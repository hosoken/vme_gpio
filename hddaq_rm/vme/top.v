==> flow/design.v <==
`timescale 1ns / 1ps
module top(
		SYSCLK,
		NIM_IN, NIM_OUT,
		ENC, SNC, SNINC, TRIG1, TRIG2,
		BUSY_IN, BUSY_OUT, CLEAR, LOCK,
		RESERVE_IN, RESERVE_OUT,
		FOUT1,FOUT2,FOUT3,FOUT4,
		FIN1, FIN2, FIN3,FIN4,
		FRS,FWS,FA,FDTACK,
		DATA
    );
	output FOUT1, FOUT2, FOUT3, FOUT4;
	input FIN1, FIN2, FIN3, FIN4;
	input [13:0] ENC;        
	input [9:0]  SNC;        
	input SNINC;             
	input TRIG1;             
	input TRIG2;             
	input BUSY_IN;           
	input CLEAR;             
	input LOCK;              
	input RESERVE_IN;        
	output RESERVE_OUT;      
	output BUSY_OUT;         
	input [15:0] NIM_IN;
	output [15:0] NIM_OUT;
	input SYSCLK;            
	input FRS;
	input FWS;
	input [4:0] FA;
	output FDTACK;
	inout [31:0] DATA;
   wire strig1;
	async_input_sync sync_trig1(SYSCLK, TRIG1, strig1);
	wire strig2;
	async_input_sync sync_trig2(SYSCLK, TRIG2, strig2);
	wire ssninc;
	async_input_sync sync_sninc(SYSCLK, SNINC, ssninc);
   wire sfws;
	async_input_sync sync_fws(SYSCLK, FWS, sfws);
	wire sfrs;
	async_input_sync sync_frs(SYSCLK, FRS, sfrs);
	assign FOUT1       = TRIG1;
	assign FOUT2       = TRIG2;
   assign FOUT3       = CLEAR;
	assign FOUT4       = RESERVE_IN;
   assign RESERVE_OUT = FIN4;
	assign BUSY_OUT    = BUSY_IN;
	wire rst;
	wire [31:0] ev_tag;
	wire [31:0] sp_tag;
	wire [31:0] in_reg;
	wire [31:0] tstamp;
	wire [31:0] LEVEL;
	wire [31:0] PULSE;
	time_stamp time_stamp(SYSCLK, strig1, ssninc, tstamp);
	event_tag event_tag(SYSCLK, strig2, LOCK, ENC, ev_tag);
	spill_tag spill_tag(SYSCLK, strig2, LOCK, SNC, sp_tag);
   input_register input_register(SYSCLK, NIM_IN, rst, in_reg);
	assign NIM_OUT = LEVEL[15:0] | PULSE[15:0];
	VME_cycle VME_cycle(SYSCLK, sfws, sfrs, FA, FDTACK, DATA, rst, ev_tag, sp_tag, in_reg, tstamp, LEVEL, PULSE);
endmodule
module async_input_sync(
   input clk,
   (* TIG="TRUE", IOB="FALSE" *) input async_in,
   output reg sync_out
);
   (* ASYNC_REG="TRUE", SHIFT_EXTRACT="NO", HBLKNM="sync_reg" *) reg [1:0] sreg;                                                                           
   always @(posedge clk) begin
     sync_out <= sreg[1];
     sreg <= {sreg[0], async_in};
   end
endmodule
module time_stamp(SYSCLK, TRIG1, SNINC, OREG);
	input SYSCLK, TRIG1, SNINC;
	output reg [31:0] OREG=32'd0;
	reg [1:0] trig1_e=2'd0;
	reg [1:0] sninc_e=2'd0;
	always @ (posedge SYSCLK) begin
		trig1_e <= {trig1_e[0],TRIG1};
		sninc_e <= {sninc_e[0],SNINC};
	end
	reg [31:0] counter=32'd0;
	always @ (posedge SYSCLK) begin
	   if( sninc_e==2'b01 ) counter <= 32'd0;
		else                 counter <= counter + 32'd1;
	end
	always @ (posedge SYSCLK) begin
		if( trig1_e==2'b01 ) OREG <= counter;
	end
endmodule
module event_tag(SYSCLK, TRIG2, LOCK, ENC, OREG);
	input SYSCLK, TRIG2, LOCK;
	input [13:0] ENC;
	output reg [31:0] OREG=32'd0;
	reg [1:0] trig2_e=2'd0;
	always @ (posedge SYSCLK) begin
		trig2_e <= {trig2_e[0],TRIG2};
	end
	always @ (posedge SYSCLK) begin
		if( trig2_e==2'b01 ) begin
			OREG <= {LOCK, 19'd0, ENC[13:2]};
		end
	end
endmodule
module spill_tag(SYSCLK, TRIG2, LOCK, SNC, OREG);
	input SYSCLK, TRIG2, LOCK;
	input [9:0] SNC;
	output reg [31:0] OREG=32'd0;
	reg [1:0] trig2_e=2'd0;
	always @ (posedge SYSCLK) begin
		trig2_e <= {trig2_e[0],TRIG2};
	end
	always @ (posedge SYSCLK) begin
		if( trig2_e==2'b01 ) begin
			OREG <= {LOCK, 23'd0, SNC[7:0]};
		end
	end
endmodule
module input_register(SYSCLK, IN, RST, OREG);
	input SYSCLK, RST;
	input [15:0] IN;
	output reg [31:0] OREG=32'd0;
   wire in1,in2,in3,in4,in5,in6,in7,in8,in9,in10,in11,in12,in13,in14,in15,in16;
	async_input_sync sync_in1(SYSCLK, IN[0], in1);
   async_input_sync sync_in2(SYSCLK, IN[1], in2);
	async_input_sync sync_in3(SYSCLK, IN[2], in3);
	async_input_sync sync_in4(SYSCLK, IN[3], in4);
	async_input_sync sync_in5(SYSCLK, IN[4], in5);
	async_input_sync sync_in6(SYSCLK, IN[5], in6);
	async_input_sync sync_in7(SYSCLK, IN[6], in7);
	async_input_sync sync_in8(SYSCLK, IN[7], in8);
	async_input_sync sync_in9(SYSCLK, IN[8], in9);
	async_input_sync sync_in10(SYSCLK, IN[9], in10);
	async_input_sync sync_in11(SYSCLK, IN[10], in11);
	async_input_sync sync_in12(SYSCLK, IN[11], in12);
	async_input_sync sync_in13(SYSCLK, IN[12], in13);
	async_input_sync sync_in14(SYSCLK, IN[13], in14);
	async_input_sync sync_in15(SYSCLK, IN[14], in15);
	async_input_sync sync_in16(SYSCLK, IN[15], in16);
	always @ (posedge SYSCLK) begin
	   if( RST ) OREG <= 32'd0;
		else OREG <= OREG | {16'd0,in16,in15,in14,in13,in12,in11,in10,in9,in8,in7,in6,in5,in4,in3,in2,in1};
	end
endmodule
module VME_cycle(SYSCLK, FWS, FRS, FA, DTACK, DATA, RST, ev_tag, sp_tag, in_reg, tstamp, LEVEL, PULSE);
	input SYSCLK, FWS, FRS;
	input [4:0] FA;
	inout [31:0] DATA;
	input [31:0] ev_tag;
	input [31:0] sp_tag;
	input [31:0] in_reg;
	input [31:0] tstamp;
	output reg [31:0] LEVEL=32'd0;
	output reg [31:0] PULSE=32'd0;
	output reg DTACK=1'b1;
	output reg RST=1'b0;
   reg [1:0] fws_e=2'd0;
	reg [1:0] frs_e=2'd0;
	always @ (posedge SYSCLK) begin
	   fws_e <= {fws_e[0],FWS};
		frs_e <= {frs_e[0],FRS};
	end
	reg [31:0] dummy=32'd0;
	always @ ( posedge SYSCLK ) begin
		if( fws_e==2'b01 ) begin
			if(FA==5'd3) dummy <= DATA;
			else if(FA==5'd5) RST <= 1'b1;
			else if(FA==5'd6) LEVEL <= DATA;
			else if(FA==5'd7) PULSE <= DATA;
		end
		else begin
			RST   <= 1'b0;
			PULSE <= 32'd0;
		end
	end
	reg [31:0] serial=32'd0;
   reg [31:0] bus_data=32'd0;
	always @ ( posedge SYSCLK ) begin
		if( frs_e==2'b01 ) begin
			case ( FA )
				5'd0  : bus_data <= ev_tag;
				5'd1  : bus_data <= sp_tag;
				5'd2  : begin
				        serial <= serial + 32'd1;
				        bus_data <= serial;
						  end
				5'd3  : bus_data <= dummy;
				5'd4  : bus_data <= in_reg;
				5'd6  : bus_data <= LEVEL;
				5'd8  : bus_data <= tstamp;
				default: bus_data <= 32'hFEFEFEFE;
			endcase
		end
	end
	assign DATA = (frs_e[1]==1'b1)? bus_data : 32'bz;
	always @ ( posedge SYSCLK ) begin
		if( frs_e[1]==1'b1 )      DTACK <= 1'b0;
		else if( fws_e[1]==1'b1 ) DTACK <= 1'b0;
		else               		  DTACK <= 1'b1;
	end
endmodule
# Tool chain data of top
# The steps from the RTL of top to its reports follow in flow order.
# Line numbers count from 1 in the design file above.
# Not given: -
dict set report inputs {
  top {top}
  clk_port {SYSCLK}
  cell_library {sky130hd}
  pvt_corner {tt_025C_1v80}
}

# Word-level counts
# Counts by Yosys on the flattened word-level netlist (proc, flatten, opt, wreduce; memories kept). Register bits leave out memories and registers merged into their read ports (data or address); mux counts leave out enables and synchronous resets folded into registers. Print and check cells are left out. Cells with the same type and inputs are merged into one.
dict set report bits {
  regBits 339
  in_bits 59
  out_inout_bits 55
  wordCells 90
}
dict set report op_classes {
  add_sub_neg 2
  eq_ne 14
  mux 3
  n_logic 5
  reduce_logical 6
}
# op count
set ops {}
lappend ops {{case mux 32 bit (select 7 bit)} 1}
lappend ops {{adder 32 x 1 -> 32 bit (second input constant)} 2}
lappend ops {{OR 32 x 16 -> 32 bit} 1}
lappend ops {{2-to-1 mux 32 bit} 1}
lappend ops {{equality test 5 x 3 -> 1 bit (second input constant)} 4}
lappend ops {{OR 16 bit} 1}
lappend ops {{equality test 2 x 1 -> 1 bit (second input constant)} 6}
lappend ops {{equality test 5 x 2 -> 1 bit (second input constant)} 2}
lappend ops {{AND reduction 4 bit} 2}
lappend ops {{AND reduction 2 bit} 3}
lappend ops {{equality test 5 x 1 -> 1 bit (second input constant)} 1}
lappend ops {{equality test 5 x 4 -> 1 bit (second input constant)} 1}
lappend ops {{zero test 5 bit} 1}
lappend ops {{NOT 1 bit} 3}
lappend ops {{2-to-1 mux 1 bit} 1}

# Logic depth
# Depth = most cells in a row (Yosys ltp): at word level without a register or memory, in the mapped netlist without a sequential cell, where the memories' decode and read muxes count.
dict set report depth {
  ltp_word 3
  abc_area 0
  ltp_mapped 7
  mapped_depth_nobuf 5
}

# Mapped cells and area
# The flow's flattened synthesis, as Yosys stat reports it; memories are mapped. The netlist is that of the ABC_AREA named above (0 if unset); the other value can give another one.
# cell count area_total_um2
set by_type {}
lappend by_type {sky130_fd_sc_hd__edfxtp_1 181 5.44E+03}
lappend by_type {sky130_fd_sc_hd__dfxtp_1 139 2.78E+03}
lappend by_type {sky130_fd_sc_hd__a22oi_1 41 307.795}
lappend by_type {sky130_fd_sc_hd__xnor2_1 33 289.027}
lappend by_type {sky130_fd_sc_hd__nand2_1 70 262.752}
lappend by_type {sky130_fd_sc_hd__nor2_1 62 232.723}
lappend by_type {sky130_fd_sc_hd__a21oi_1 46 230.221}
lappend by_type {sky130_fd_sc_hd__nand3_1 44 220.211}
lappend by_type {sky130_fd_sc_hd__nand4_1 20 125.12}
lappend by_type {sky130_fd_sc_hd__clkbuf_1 32 120.115}
lappend by_type {sky130_fd_sc_hd__or2_2 16 100.096}
lappend by_type {sky130_fd_sc_hd__mux4_2 4 90.086}
lappend by_type {sky130_fd_sc_hd__or3_1 14 87.584}
lappend by_type {sky130_fd_sc_hd__a222oi_1 8 80.077}
lappend by_type {sky130_fd_sc_hd__xor2_1 9 78.826}
lappend by_type {sky130_fd_sc_hd__mux2i_1 6 60.058}
lappend by_type {sky130_fd_sc_hd__or4_1 8 60.058}
lappend by_type {sky130_fd_sc_hd__a221oi_1 6 52.55}
# Other cell types: 27; their cells: 100.
dict set report mapped {
  stdcells 839
  yosys_area_um2 11292.1
  seq_area_um2 8217.9
  ff_cells 320
  buffers 46
}
# The figures by module come from a second, unflattened synthesis with its own total; it is not the netlist above.
dict set report hier_totals {
  hier_cells 1045
  area_unflattened_um2 13231.4
}
# Each row is one instance without its submodules.
# mod n_inst cells area_um2 seq_area_um2
set modules {}
lappend modules {VME_cycle 1 617 7460.9 4604.4}
lappend modules {time_stamp 1 221 2595.0 1681.6}
lappend modules {async_input_sync 21 3 60.1 60.1}
lappend modules {input_register 1 50 678.2 320.3}
lappend modules {event_tag 1 36 590.6 430.4}
lappend modules {spill_tag 1 36 500.5 310.3}
lappend modules {top 1 22 145.1 0.0}

# Timing after synthesis
# OpenSTA on the mapped netlist: ideal clock, no wires. The path of least setup slack (recovery checks aside). Input and output delay are each 20% of the period. Register names are those of the netlist, which keeps one name where synthesis merged equal registers.
dict set report synth_timing {
  path_kind {input port to flip-flop}
  start {input port FA[2]}
  end {register VME_cycle.LEVEL[0]}
  tclk_ns 5.91
  in_delay_ns 1.182
  setup_ns 0.461
  t_first_pin_ns 1.182
  t_arrival_ns 3.977
  required_time_ns 5.449
  path_slack_ns 1.471
  delay_ns 3.256
  driving_pins 3
  path_buffers 1
  period_less_setup_slack_ns 4.439
}
# "delay_ns" is the arrival time less input delay plus setup time.
# "driving_pins": output pins that drive a net of the path, with the launching flip-flop's if there is one; two outputs of one cell count as two.
# "period_less_setup_slack_ns" is the clock period less the worst setup slack; recovery checks do not enter. This is arithmetic on one report: input and output delays are still those of the set period (20% each).
# Between the ends stands the longest chain of elaborated cells between them, by number of cells; it is not shown to be the way that was timed. Of several equally long chains one is given.
# A line is the first line of the expression or statement that the cell stems from. Yosys adds cells for indexed reads and writes and turns some case tables into memories.
dict set report synth_between {
  cell_sequence {sky130_fd_sc_hd__buf_2 sky130_fd_sc_hd__or3b_1 sky130_fd_sc_hd__nor3_1}
  elab_chain_cells 3
  cells_between 6
  classes_between {3 x eq/ne; 2 x logic; 1 x reduce/logical}
}
# element line
set synth_rtl {}
lappend synth_rtl {{start: declaration} 31} ;# input [4:0] FA;
lappend synth_rtl {{equality test 5 x 3 -> 1 bit} 169} ;# else if(FA==5'd5) RST <= 1'b1;
lappend synth_rtl {{NOT 1 bit} -}
lappend synth_rtl {{AND reduction 4 bit} -}
lappend synth_rtl {{end: assignment} 170} ;# else if(FA==5'd6) LEVEL <= DATA;
lappend synth_rtl {{end: declaration} 155} ;# output reg [31:0] LEVEL=32'd0;

# Worst path after layout
# Path of least setup slack in the final report of stored run 2 (OpenROAD, finished layout, wires in). Where an end is a register, its clock arrival counts in the times.
dict set report layout_timing {
  path_kind {input port to flip-flop}
  start {input port FA[1]}
  end {register VME_cycle.dummy[26]}
  tclk_ns 4.36
  in_delay_ns 0.87
  setup_ns 0.27
  t_first_pin_ns 0.87
  t_arrival_ns 3.03
  required_time_ns 4.58
  path_slack_ns 1.56
  driving_pins 6
  path_buffers 3
}
# Between the ends stands the longest chain of elaborated cells between them, by number of cells; it is not shown to be the way that was timed. Of several equally long chains one is given.
dict set report layout_between {
  cell_sequence {sky130_fd_sc_hd__clkdlybuf4s50_1 sky130_fd_sc_hd__buf_4 sky130_fd_sc_hd__and3_1 sky130_fd_sc_hd__inv_2 sky130_fd_sc_hd__nor2_4 sky130_fd_sc_hd__buf_12}
  elab_chain_cells 2
  cells_between 2
  classes_between {1 x eq/ne; 1 x reduce/logical}
}
# element line
set layout_rtl {}
lappend layout_rtl {{start: declaration} 31} ;# input [4:0] FA;
lappend layout_rtl {{equality test 5 x 2 -> 1 bit} 168} ;# if(FA==5'd3) dummy <= DATA;
lappend layout_rtl {{AND reduction 2 bit} -}
lappend layout_rtl {{end: assignment} 168}
lappend layout_rtl {{end: declaration} 165} ;# reg [31:0] dummy=32'd0;

FLOW RESULTS
============

Settings and measured results of 2 stored flow runs for module top (sky130hd), not sorted in any way. The constraints put input and output delay at 20% of the set period each and load the outputs with 0.01 pF.
"achieved_clock_period_ns" is the run's clock period less its worst setup slack. It is reckoned from that one timing run; input and output delays stay at 20% of the period that was set.
"worst_path_ns" = time allowed to the worst setup path (clock period - input delay - output delay, where it has them) - its slack; a late launch clock adds to it, a late capture clock takes from it.
By "power_total_w" is meant OpenSTA's value without simulated activity: inputs other than the clock are taken to toggle once in ten clock periods, and the tool carries that through the logic.

[flow] stored run 1: files
==> flow/run.sh <==
#!/bin/bash
# the make line also repeats the synthesis and layout settings of config.mk as NAME=value (left out here)
make -C /OpenROAD-flow-scripts/flow DESIGN_CONFIG=/design/flow/config.mk WORK_HOME=/design/flow/orfs CLKGATE_MAP_FILE= finish
==> flow/config.mk <==
export PLATFORM = sky130hd
export DESIGN_NAME = top
export DESIGN_NICKNAME = top
export VERILOG_FILES = /design/flow/design.v
export SDC_FILE = /design/flow/constraint.sdc
export NUM_CORES = 4
export LEC_CHECK = 0
export ABC_AREA = 1
export CAP_MARGIN = 20
export CELL_PAD_IN_SITES_DETAIL_PLACEMENT = 1
export CORE_MARGIN = 2
export CORE_UTILIZATION = 66
export MIN_ROUTING_LAYER = met1
export PLACE_DENSITY = 0.72
export SETUP_SLACK_MARGIN = 0.91
export SLEW_MARGIN = 20
==> flow/constraint.sdc <==
create_clock -name core_clock -period 4.87 [get_ports {SYSCLK}]
set_input_delay 0.9740 -clock core_clock [delete_from_list [all_inputs] [get_ports {SYSCLK}]]
set_output_delay 0.9740 -clock core_clock [all_outputs]
set_load 0.01 [all_outputs]

[flow] stored run 1: incomplete, clock tree synthesis halted on DPL-0033

[flow] stored run 2: files
==> flow/run.sh <==
#!/bin/bash
# the make line also repeats the synthesis and layout settings of config.mk as NAME=value (left out here)
make -C /OpenROAD-flow-scripts/flow DESIGN_CONFIG=/design/flow/config.mk WORK_HOME=/design/flow/orfs CLKGATE_MAP_FILE= finish
==> flow/config.mk <==
export PLATFORM = sky130hd
export DESIGN_NAME = top
export DESIGN_NICKNAME = top
export VERILOG_FILES = /design/flow/design.v
export SDC_FILE = /design/flow/constraint.sdc
export NUM_CORES = 4
export LEC_CHECK = 0
export ABC_AREA = 0
export CAP_MARGIN = 15
export CELL_PAD_IN_SITES_GLOBAL_PLACEMENT = 2
export CORE_ASPECT_RATIO = 1.02
export CORE_MARGIN = 2
export CORE_UTILIZATION = 45
export CTS_CLUSTER_DIAMETER = 276
export CTS_CLUSTER_SIZE = 39
export PLACE_DENSITY_LB_ADDON = 0.18
export SETUP_SLACK_MARGIN = 1.07
export SLEW_MARGIN = 20
==> flow/constraint.sdc <==
create_clock -name core_clock -period 4.36 [get_ports {SYSCLK}]
set_input_delay 0.8720 -clock core_clock [delete_from_list [all_inputs] [get_ports {SYSCLK}]]
set_output_delay 0.8720 -clock core_clock [all_outputs]
set_load 0.01 [all_outputs]

[flow] stored run 2: metrics
[metrics] synth_area_um2 = 11292.1
[metrics] post_route_util_pct = 51.6
[metrics] power_total_w = 0.004993
[metrics] ws_hold_ns = 0.282
[metrics] setup_worst_slack_ns = 1.556
[metrics] final_setup_tns_ns = 0.000
[metrics] achieved_clock_period_ns = 2.804
[metrics] die_footprint_um2 = 26377.0
[metrics] worst_path_ns = 1.93
[metrics] worst_path_kind = input port to flip-flop
